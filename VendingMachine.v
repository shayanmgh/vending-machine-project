==> flow/design.v <==
module vending_machine(
    input clk,
    input reset,
    input [3:0] product_select,  
    input [3:0] coin_insert,     
    output reg [7:0] lcd_display,  
    output reg motor_control,
    output reg [3:0] status_leds   
);
    typedef enum logic [2:0] {
        IDLE           = 3'b000,
        PRODUCT_SELECTED = 3'b001,
        WAIT_PAYMENT   = 3'b010,
        DISPENSING     = 3'b011,
        ERROR          = 3'b100
    } state_t;
    state_t current_state, next_state;
    reg [7:0] prices [3:0];
    initial begin
        prices[0] = 8'd50;   
        prices[1] = 8'd75;   
        prices[2] = 8'd100;  
        prices[3] = 8'd150;  
    end
  reg [7:0] total_inserted;  
  reg [1:0] selected_product; 
    always @(posedge clk or posedge reset) begin
        if (reset) begin
            lcd_display <= 8'b0;
        end else begin
            case (current_state)
                IDLE: lcd_display <= 8'b00000001;  
                PRODUCT_SELECTED: lcd_display <= {4'b0001, selected_product};
                WAIT_PAYMENT: lcd_display <= total_inserted;
                DISPENSING: lcd_display <= 8'b00000010;  
                ERROR: lcd_display <= 8'b00000011;  
            endcase
        end
    end
    always @(posedge clk or posedge reset) begin
        if (reset) begin
            motor_control <= 0; 
        end else if (current_state == DISPENSING) begin
            motor_control <= 1; 
        end else begin
            motor_control <= 0;
        end
    end
    always @(posedge clk or posedge reset) begin
        if (reset) begin
            current_state <= IDLE; 
        end else begin
            current_state <= next_state; 
        end
    end
  always @(current_state, product_select, coin_insert, total_inserted, 
  selected_product, prices[selected_product]) begin
        next_state = current_state;
        case (current_state)
            IDLE: begin  
                if (product_select) begin
                    next_state = PRODUCT_SELECTED;
                end
            end
            PRODUCT_SELECTED: begin  
                if (coin_insert) begin
                    next_state = WAIT_PAYMENT;
                end
            end
            WAIT_PAYMENT: begin
                if (total_inserted >= prices[selected_product]) begin
                    next_state = DISPENSING;
                end else if (coin_insert) begin
                    next_state = WAIT_PAYMENT;
                end else begin
                    next_state = ERROR;
                end
            end
            DISPENSING: begin
                next_state = IDLE;
            end
            ERROR: begin
                next_state = IDLE;
            end
        endcase
    end
    always @(posedge clk or posedge reset) begin
        if (reset) begin
            total_inserted <= 0;
        end else if (coin_insert) begin
            case (coin_insert)
                4'b0001: total_inserted <= total_inserted + 8'd10;  
                4'b0010: total_inserted <= total_inserted + 8'd20;  
                4'b0100: total_inserted <= total_inserted + 8'd50;  
                4'b1000: total_inserted <= total_inserted + 8'd100;  
            endcase
        end
    end
    always @(posedge clk or posedge reset) begin
        if (reset) begin
            selected_product <= 2'b00;
        end else if (product_select) begin
            case (product_select)
                4'b0001: selected_product <= 2'b00;  
                4'b0010: selected_product <= 2'b01;  
                4'b0100: selected_product <= 2'b10;  
                4'b1000: selected_product <= 2'b11;  
            endcase
        end
    end
    always @(posedge clk or posedge reset) begin
        if (reset) begin
            status_leds <= 4'b0000;
        end else begin
            case (current_state)
                IDLE: status_leds <= 4'b0001;
                PRODUCT_SELECTED: status_leds <= 4'b0010;
                WAIT_PAYMENT: status_leds <= 4'b0100;
                DISPENSING: status_leds <= 4'b1000;
                ERROR: status_leds <= 4'b1111;
            endcase
        end
    end
endmodule
# From RTL to reports: vending_machine

Tool output for the design above, in the order of the flow.
Line numbers count from 1 in the design file above.
Library cell names are shortened.
The mark - stands for no value.

Top module: vending_machine
Clock port: clk
Library: sky130hd
Corner: tt_025C_1v80

# Word level

Counts by Yosys on the flattened word-level netlist (proc, flatten, opt, wreduce; memories kept). Register bits leave out memories and registers merged into their read ports (data or address). Print and check cells are left out. Cells with the same type and inputs are merged into one.
Memory sizes are those after Yosys's memory passes, which may raise the word count (mostly to a power of two), join words into wider ones and drop unused or constant bits.

Memory cells: 1
Output and inout bits: 13
Register bits after elaboration: 26
Word-level cells: 47
ROM bits: 32
Bits of input ports: 10

Reduce/logical cells: 11
Equality and inequality tests: 14
Order comparisons: 1
Muxes and demuxes: 10
Add/subtract/negate cells: 4

Memories:

| memory | words | width | rd ports | write ports | line | RTL |
| prices | 4     | 8     | 1        | 0           | 18   | `reg [7:0] prices [3:0];` |

Operator list:

| cell                                                     | number |
| 8-bit case mux with 5-bit select                         | 1 |
| 8-bit case mux with 4-bit select                         | 1 |
| 4-bit nonzero test                                       | 5 |
| 4-bit case mux with 5-bit select                         | 1 |
| 3-bit case mux with 4-bit select                         | 1 |
| 3-bit two-way mux                                        | 4 |
| 4-bit by 1-bit == test with 1-bit output with constant B | 2 |
| 4-bit by 2-bit == test with 1-bit output with constant B | 2 |
| 4-bit by 3-bit == test with 1-bit output with constant B | 2 |
| 4-bit == test with constant B                            | 2 |
| 8-bit by 4-bit adder with 8-bit output with constant B   | 1 |
| 8-bit by 5-bit adder with 8-bit output with constant B   | 1 |
| 8-bit by 6-bit adder with 8-bit output with constant B   | 1 |
| 8-bit by 7-bit adder with 8-bit output with constant B   | 1 |
| 8-bit >= comparator                                      | 1 |
| 2-bit case mux with 4-bit select                         | 1 |
| 3-bit by 2-bit == test with 1-bit output with constant B | 2 |
| 5-bit nonzero test                                       | 1 |
| 2-bit inequality test with constant B                    | 2 |
| 2-bit AND reduction                                      | 2 |
| 3-bit by 1-bit == test with 1-bit output with constant B | 1 |
| 3-bit == test with constant B                            | 1 |
| 3-bit logical NOT                                        | 1 |
| 3-bit AND reduction                                      | 1 |
| 2-bit OR reduction                                       | 1 |
| 1-bit two-way mux                                        | 1 |

# Depth

Longest topological path by Yosys (ltp), each cell counted once; first at word level (registers and memories cut), then after technology mapping (sequential cells cut; the memories' decode and read muxes count).

Word-level depth: 4
ABC_AREA: 0
Mapped depth: 10
Mapped depth without buffers: 9

# After synthesis

Yosys stat after the flow's synthesis: flattened, memories mapped to cells. It holds for the ABC_AREA given above (unset counts as 0); a run with the other value may have another netlist.

Cells by type:

| cell     | number | area in all (µm²) |
| dfrtp_1  | 26     | 650.624 |
| ha_1     | 18     | 225.216 |
| xnor2_1  | 9      | 78.826 |
| nand2_1  | 16     | 60.058 |
| a21oi_1  | 11     | 55.053 |
| a22o_1   | 6      | 52.55 |
| inv_1    | 14     | 52.55 |
| nor2_1   | 11     | 41.29 |
| o211ai_1 | 5      | 37.536 |
| a221o_1  | 3      | 30.029 |
| dfstp_2  | 1      | 26.275 |
| a31oi_1  | 4      | 25.024 |
| o21ai_0  | 5      | 25.024 |
| nor2b_1  | 3      | 18.768 |
| or3_1    | 3      | 18.768 |
| a211o_1  | 2      | 17.517 |
| xor2_1   | 2      | 17.517 |
| a211oi_1 | 2      | 15.014 |

Other cell types: 21; their cells: 32.

Sequential area: 0.0006769 mm²
Buffer cells: 7
Flip-flop cells: 27
Standard cells after synthesis: 173
Synthesis area: 0.0016653 mm²

# Timing after synthesis

Path of least setup slack by OpenSTA after synthesis, without wires, with an ideal clock, recovery checks aside; 20% of the period is set as input and as output delay. Where synthesis merged equal registers, the netlist keeps one of their names.

Path kind: input-to-reg
Start: in coin_insert[0]
End: reg total_inserted[7]
Slack: 0.248 ns
Time at the first pin: 0.456 ns
Data arrival time: 1.904 ns
Buffers on the path: 1
Input delay: 0.456 ns
Path delay: 1.576 ns
Stages on the path: 9
Clock period: 2.28 ns
Data required time: 2.152 ns
Library setup time: 0.128 ns
Synthesis period reached: 2.032 ns

"path delay" is the arrival time less input delay plus setup time.
"stages on the path": output pins that drive a net of the path, with the launching flip-flop's if there is one; two outputs of one cell count as two.
"synthesis period reached" = period - worst setup slack (recovery checks aside). The figure is calculated, with input and output delays left at 20% of the set period.
Between the ends stands the longest chain of elaborated cells between them, by number of cells; it is not shown to be the way that was timed. Of several equally long chains one is given.
A line is the first line of the expression or statement that the cell stems from. Yosys adds cells for indexed reads and writes and turns some case tables into memories.
At most two assigning lines are given for a register; there are more.

Path through: buf_4 nor2_1 nand3b_1 ha_1 a211oi_1 nor3b_1 o211ai_1 a21oi_1 xor2_1
Length of the longest elaborated chain: 3
Elaborated cells on any way between the ends: 8
Those cells by class: eq/ne: 4; mux: 1; reduce/logical: 3

Ends and longest elaborated chain, post-synthesis:

| item                | line | RTL |
| from (decl)         | 5    | `input [3:0] coin_insert,` |
| 4-bit == test       | 91   | `case (coin_insert)` |
| 4-bit nonzero test  | -    |  |
| 2-bit AND reduction | -    |  |
| to (assign)         | 92   | `4'b0001: total_inserted <= total_inserted + 8'd10;` |
| to (assign)         | 93   | `4'b0010: total_inserted <= total_inserted + 8'd20;` |
| to (decl)           | 25   | `reg [7:0] total_inserted;` |

# Path in the finished layout

From the final timing report of entry A: the path of least setup slack in the routed layout; clock arrival at registers is part of the times.

Path kind: reg-to-reg
Start: reg (no name shown)
End: reg current_state
Buffers on the path: 1
Time at the first pin: 0.27 ns
Data arrival time: 2.21 ns
Clock period: 2.12 ns
Slack: 0.13 ns
Data required time: 2.34 ns
Library setup time: 0.05 ns
Stages on the path: 9

Where an end lacks its bit number, it is one bit of the signal, or one of the new flip-flops if synthesis recoded a state register.

Path through: dfrtp_1 buf_4 ha_1 inv_1 ha_1 and3_4 a221o_1 a31oi_4 and3_1

Ends and longest elaborated chain, post-layout:

| item          | line | RTL |
| from (decl)   | 26   |  |
| from (assign) | 101  |  |
| from (assign) | 104  |  |
| to (assign)   | 51   | `current_state <= IDLE;` |
| to (assign)   | 53   | `current_state <= next_state;` |
| to (decl)     | 17   | `state_t current_state, next_state;` |

No chain of elaborated cells between the ends is given.

Top module vending_machine; platform sky130hd; tools Yosys and OpenROAD; 2 stored runs in no particular order. Input and output delays are each 20% of the period that was set; the output load is 0.01 pF.
"reached clock period" is the run's clock period less its worst setup slack. It is reckoned from that one timing run; input and output delays stay at 20% of the period that was set.
By "critical path time" is meant the share of the clock period that the worst setup path is allowed (20% is reserved at inputs, 20% at outputs), minus its slack. Clock arrival times at its registers enter into it.
"total power of the final layout" is the tool's figure for a default switching activity; nothing was simulated.
A setting shown as n/a is not set for that run.

| name                                    | entry A    | entry B      |
| period_ns                               | 2.12       | 2.87         |
| SETUP_SLACK_MARGIN                      | 0.08       | -0.05        |
| CAP_MARGIN                              | 20         | 20           |
| CORE_MARGIN                             | 2          | 2            |
| CORE_UTILIZATION                        | 40         | 32           |
| SLEW_MARGIN                             | 20         | 20           |
| CELL_PAD_IN_SITES_GLOBAL_PLACEMENT      | n/a        | 3            |
| CELL_PAD_IN_SITES_DETAIL_PLACEMENT      | n/a        | 1            |
| ABC_AREA                                | n/a        | 1            |
| GPL_TIMING_DRIVEN                       | n/a        | 1            |
| critical path time (ns)                 | 1.99       | 1.80         |
| critical path kind                      | reg-to-reg | input-to-reg |
| setup slack of the worst path (ns)      | 0.127      | 0.493        |
| total die area (mm²)                    | 0.0046957  | 0.0061356    |
| chip area after synthesis (Yosys) (mm²) | 0.0016653  | 0.0017679    |
| std-cell area (final layout) (mm²)      | 0.0022246  | 0.0021233    |
| reached clock period (ns)               | 1.993      | 2.377        |
| total power of the final layout (mW)    | 2.874      | 1.963        |
